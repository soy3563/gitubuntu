==> flow/design.v <==
`timescale 1ns / 1ps
module top_ledBlink(
    input       clk,
    input       rstb,
    input [3:0] swt,
    output [3:0] led
);
wire [31:0] w_i_cnt_25M = 32'd25000000;
wire [31:0] w_i_cnt_50M = 32'd50000000;
wire [31:0] w_i_cnt_100M = 32'd100000000;
wire [31:0] w_i_cnt_200M = 32'd200000000;
counter_toggle
cnt_25M
(
    .clk(clk),
    .rstb(rstb),
    .ena(swt[0]),
    .i_cntMax(w_i_cnt_25M),
    .o_toggle(led[0])
);
counter_toggle
cnt_50M
(
    .clk(clk),
    .rstb(rstb),
    .ena(swt[1]),
    .i_cntMax(w_i_cnt_50M),
    .o_toggle(led[1])
);
counter_toggle
cnt_100M
(
    .clk(clk),
    .rstb(rstb),
    .ena(swt[2]),
    .i_cntMax(w_i_cnt_100M),
    .o_toggle(led[2])
);
counter_toggle
cnt_200M
(
    .clk(clk),
    .rstb(rstb),
    .ena(swt[3]),
    .i_cntMax(w_i_cnt_200M),
    .o_toggle(led[3])
);
endmodule
`timescale 1ns / 1ps
module counter_toggle(
    input           clk,
    input           rstb,
    input           ena,
    input [31:0]    i_cntMax,
    output reg      o_toggle
    );
    reg [31:0] cnt;
    always @(negedge rstb or posedge clk)begin
        if(!rstb)
            cnt <= 'b0;
        else if(!ena)
            cnt <= 'b0;
        else if(cnt == i_cntMax-1)
            cnt <= 'b0;
        else
            cnt <= cnt+1;
    end
    always@(negedge rstb or posedge clk)begin
        if(!rstb)
            o_toggle <= 0;
        else if(!ena)
            o_toggle <= 0;
        else if(cnt == i_cntMax-1)
            o_toggle <= ~o_toggle;
    end
endmodule
Tool chain data of top_ledBlink

The steps from the RTL of top_ledBlink to its reports follow in flow order.
Lines are those of the file above, counted from 1.
Library cell names are shortened.
The mark - stands for no value.

Top module: top_ledBlink
Clock: clk
Standard-cell library: sky130hd
Library corner: tt_025C_1v80

Elaborated design

Yosys after proc, flatten, opt, wreduce and memory -nomap, before mapping. Memory bits, and registers merged into a memory's read port (data or address), are not among the register bits. Print and check cells are not counted. Equal cells are merged and count once.

Input port bits: 6
Flip-flop bits (word level): 132
Output and inout bits: 4
Word-level cells: 40

Eq/ne operators: 8
Multiplexer cells: 16
Add/subtract/negate cells: 4
Bitwise operators: 4

Operators by type and width:

| kind                                                                     | number |
| 32-bit 2-to-1 mux                                                        | 8 |
| 32-bit by 1-bit adder with 32-bit output (second input constant)         | 4 |
| 32-bit by 25-bit equality test with 1-bit output (second input constant) | 1 |
| 32-bit by 26-bit equality test with 1-bit output (second input constant) | 1 |
| 32-bit by 27-bit equality test with 1-bit output (second input constant) | 1 |
| 32-bit by 28-bit equality test with 1-bit output (second input constant) | 1 |
| 2-bit by 1-bit != test with 1-bit output (second input constant)         | 4 |
| 1-bit 2-to-1 mux                                                         | 8 |
| 1-bit inverter                                                           | 4 |

Logic depth

Longest topological path by Yosys (ltp), each cell counted once; first at word level (registers and memories cut), then after technology mapping (sequential cells cut; the memories' decode and read muxes count).

Depth after elaboration: 3
ABC_AREA: 0
Gate-level depth with buffers: 8
Gate-level depth less buffers: 6

After synthesis

Yosys stat after the flow's synthesis: flattened, memories mapped to cells. It holds for the ABC_AREA given above (unset counts as 0); a run with the other value may have another netlist.
The area totals of this step are shown rounded.

Flip-flop cells: 132
Area of sequential cells: 3300 um^2
Buffers: 22
Standard cells after synthesis: 698
Chip area (Yosys): 6680 um^2

Cell types:

| cell type | number | total area (um^2) |
| dfrtp_1   | 132    | 3.3E+03 |
| xor2_1    | 76     | 665.638 |
| nor2_1    | 132    | 495.475 |
| xnor2_1   | 41     | 359.094 |
| nand3_1   | 59     | 295.283 |
| nand4_1   | 47     | 294.032 |
| nand2_1   | 42     | 157.651 |
| and3_1    | 24     | 150.144 |
| and4_1    | 15     | 131.376 |
| and2_1    | 19     | 118.864 |
| nor4_1    | 19     | 118.864 |
| nor3_1    | 16     | 80.077 |
| ha_1      | 4      | 50.048 |
| or3_1     | 8      | 50.048 |
| buf_2     | 9      | 45.043 |
| nor4_2    | 3      | 37.536 |
| nor4b_1   | 4      | 35.034 |
| o21ai_0   | 7      | 35.034 |

Not listed: further types 15, cells in them 41.
By module: a second synthesis without flattening, with its own total; a netlist apart from the flattened one above.

Cell total of the unflattened synthesis: 1354
Area total of the unflattened synthesis: 11200 um^2

Rows give one instance, submodules left out.

By module:

| module         | seq. area (um^2) | area (um^2) | cells | times used |
| counter_toggle | 826              | 2800        | 338   | 4 |
| top_ledBlink   | 0.0              | 7.5         | 2     | 1 |

Worst setup path after synthesis

OpenSTA on the mapped netlist: ideal clock, no wires. The path of least setup slack (recovery checks aside). Input and output delay are each 20% of the period. Register names are those of the netlist, which keeps one name where synthesis merged equal registers.

Path kind: flip-flop to flip-flop
Start point: register cnt_100M.cnt[0]
End point: register cnt_100M.cnt[30]
Required time: 3.903 ns
Library setup time: 0.077 ns
Path delay: 2.044 ns
Path buffers: 1
Launch time at the first pin: 0.000 ns
Clock period: 3.98 ns
Slack: 1.935 ns
Driving pins on the path: 8
Data arrival time: 1.967 ns
Synthesis period reached: 2.045 ns

"path delay" = arrival - input delay + setup time.
"driving pins on the path": output pins that drive a net of the path, with the launching flip-flop's if there is one; two outputs of one cell count as two.
"synthesis period reached" is the clock period less the worst setup slack; recovery checks do not enter. This is arithmetic on one report: input and output delays are still those of the set period (20% each).
Between the ends stands the longest chain of elaborated cells between them, by number of cells; it is not shown to be the way that was timed. Of several equally long chains one is given.
Each line given opens the expression or statement behind the cell; cells for indexed reads and writes are added by Yosys, which also makes memories of some case tables.
A register here has more assigning lines than the two given.

Cells stage by stage: dfrtp_1 > ha_1 > nand2_1 > or3_1 > buf_2 > or4_1 > or3_1 > a21oi_1
Length of the longest elaborated chain: 3
Elaborated cells between the ends (all ways): 4
Classes of those cells: add/sub (1); eq/ne (1); mux (2)

Ends and longest elaborated chain, post-synthesis:

| element                                  | RTL line | RTL |
| start, declared                          | 57       | `reg [31:0] cnt;` |
| start, assigned                          | 60       | `cnt <= 'b0;` |
| start, assigned                          | 66       | `cnt <= cnt+1;` |
| 32-bit by 1-bit adder with 32-bit output | 66       |  |
| 32-bit 2-to-1 mux                        | 63       | `else if(cnt == i_cntMax-1)` |
| 32-bit 2-to-1 mux                        | 61       | `else if(!ena)` |
| end, assigned                            | 60       |  |
| end, assigned                            | 66       |  |
| end, declared                            | 57       |  |

Path in the finished layout

Path of least setup slack in the final report of stored run 1 (OpenROAD, finished layout, wires in). Where an end is a register, its clock arrival counts in the times.

Path kind: flip-flop to flip-flop
Start point: register cnt_25M.cnt[23]
End point: register cnt_25M.cnt[5]
Slack: 0.61 ns
Clock period: 2.96 ns
Library setup time: 0.14 ns
Data arrival time: 2.64 ns
Launch time at the first pin: 0.43 ns
Required time: 3.25 ns
Driving pins on the path: 7
Path buffers: 1

Between the ends stands the longest chain of elaborated cells between them, by number of cells; it is not shown to be the way that was timed. Of several equally long chains one is given.
A register here has more assigning lines than the two given.

Cells stage by stage: dfrtp_1 > nor4b_1 > nand4_1 > nor4_1 > nand2b_1 > buf_4 > nor2_1
Length of the longest elaborated chain: 3
Elaborated cells between the ends (all ways): 3
Classes of those cells: eq/ne (1); mux (2)

Ends and longest elaborated chain, post-layout:

| element                                          | RTL line | RTL |
| start, declared                                  | 57       | `reg [31:0] cnt;` |
| start, assigned                                  | 60       | `cnt <= 'b0;` |
| start, assigned                                  | 66       | `cnt <= cnt+1;` |
| 32-bit by 25-bit equality test with 1-bit output | 63       | `else if(cnt == i_cntMax-1)` |
| 32-bit 2-to-1 mux                                | 63       |  |
| 32-bit 2-to-1 mux                                | 61       | `else if(!ena)` |
| end, assigned                                    | 60       |  |
| end, assigned                                    | 66       |  |
| end, declared                                    | 57       |  |

==> results <==
Record of 2 stored runs of the RTL-to-layout flow on top_ledBlink, platform sky130hd. The runs are unordered. Constraints: input delay and output delay 20% of the set period each, output load 0.01 pF.
"achieved period" is the run's clock period less its worst setup slack. It is reckoned from that one timing run; input and output delays stay at 20% of the period that was set.
"worst path time" means the part of the period allowed to the worst setup path (the constraints hold back 20% at inputs and 20% at outputs) less its slack; where the path has registers, the arrival times of their clocks count too.
By "total power after layout" is meant OpenSTA's value without simulated activity: inputs other than the clock are taken to toggle once in ten clock periods, and the tool carries that through the logic.
The measured numbers are rounded.
A setting shown as . is not set for that run.

| item                                 | stored run 1           | stored run 2           |
| period_ns                            | 2.96                   | 1.64                   |
| CORE_UTILIZATION                     | 29                     | 40                     |
| CORE_ASPECT_RATIO                    | 1.51                   | .                      |
| CORE_MARGIN                          | 8                      | 2                      |
| CELL_PAD_IN_SITES_DETAIL_PLACEMENT   | 2                      | .                      |
| ABC_AREA                             | 0                      | .                      |
| SLEW_MARGIN                          | 5                      | 20                     |
| MIN_ROUTING_LAYER                    | met1                   | .                      |
| CAP_MARGIN                           | 20                     | 20                     |
| chip area in the Yosys report (um^2) | 6680                   | 6680                   |
| area of the die (um^2)               | 28200                  | 17700                  |
| final design utilization             | 0.338                  | 0.63                   |
| setup slack of the worst path (ns)   | 0.614                  | -0.289                 |
| total power after layout (mW)        | 3.99                   | 7.44                   |
| achieved period (ns)                 | 2.346                  | 1.929                  |
| worst path time (ns)                 | 2.35                   | 1.93                   |
| worst setup path type                | flip-flop to flip-flop | flip-flop to flip-flop |
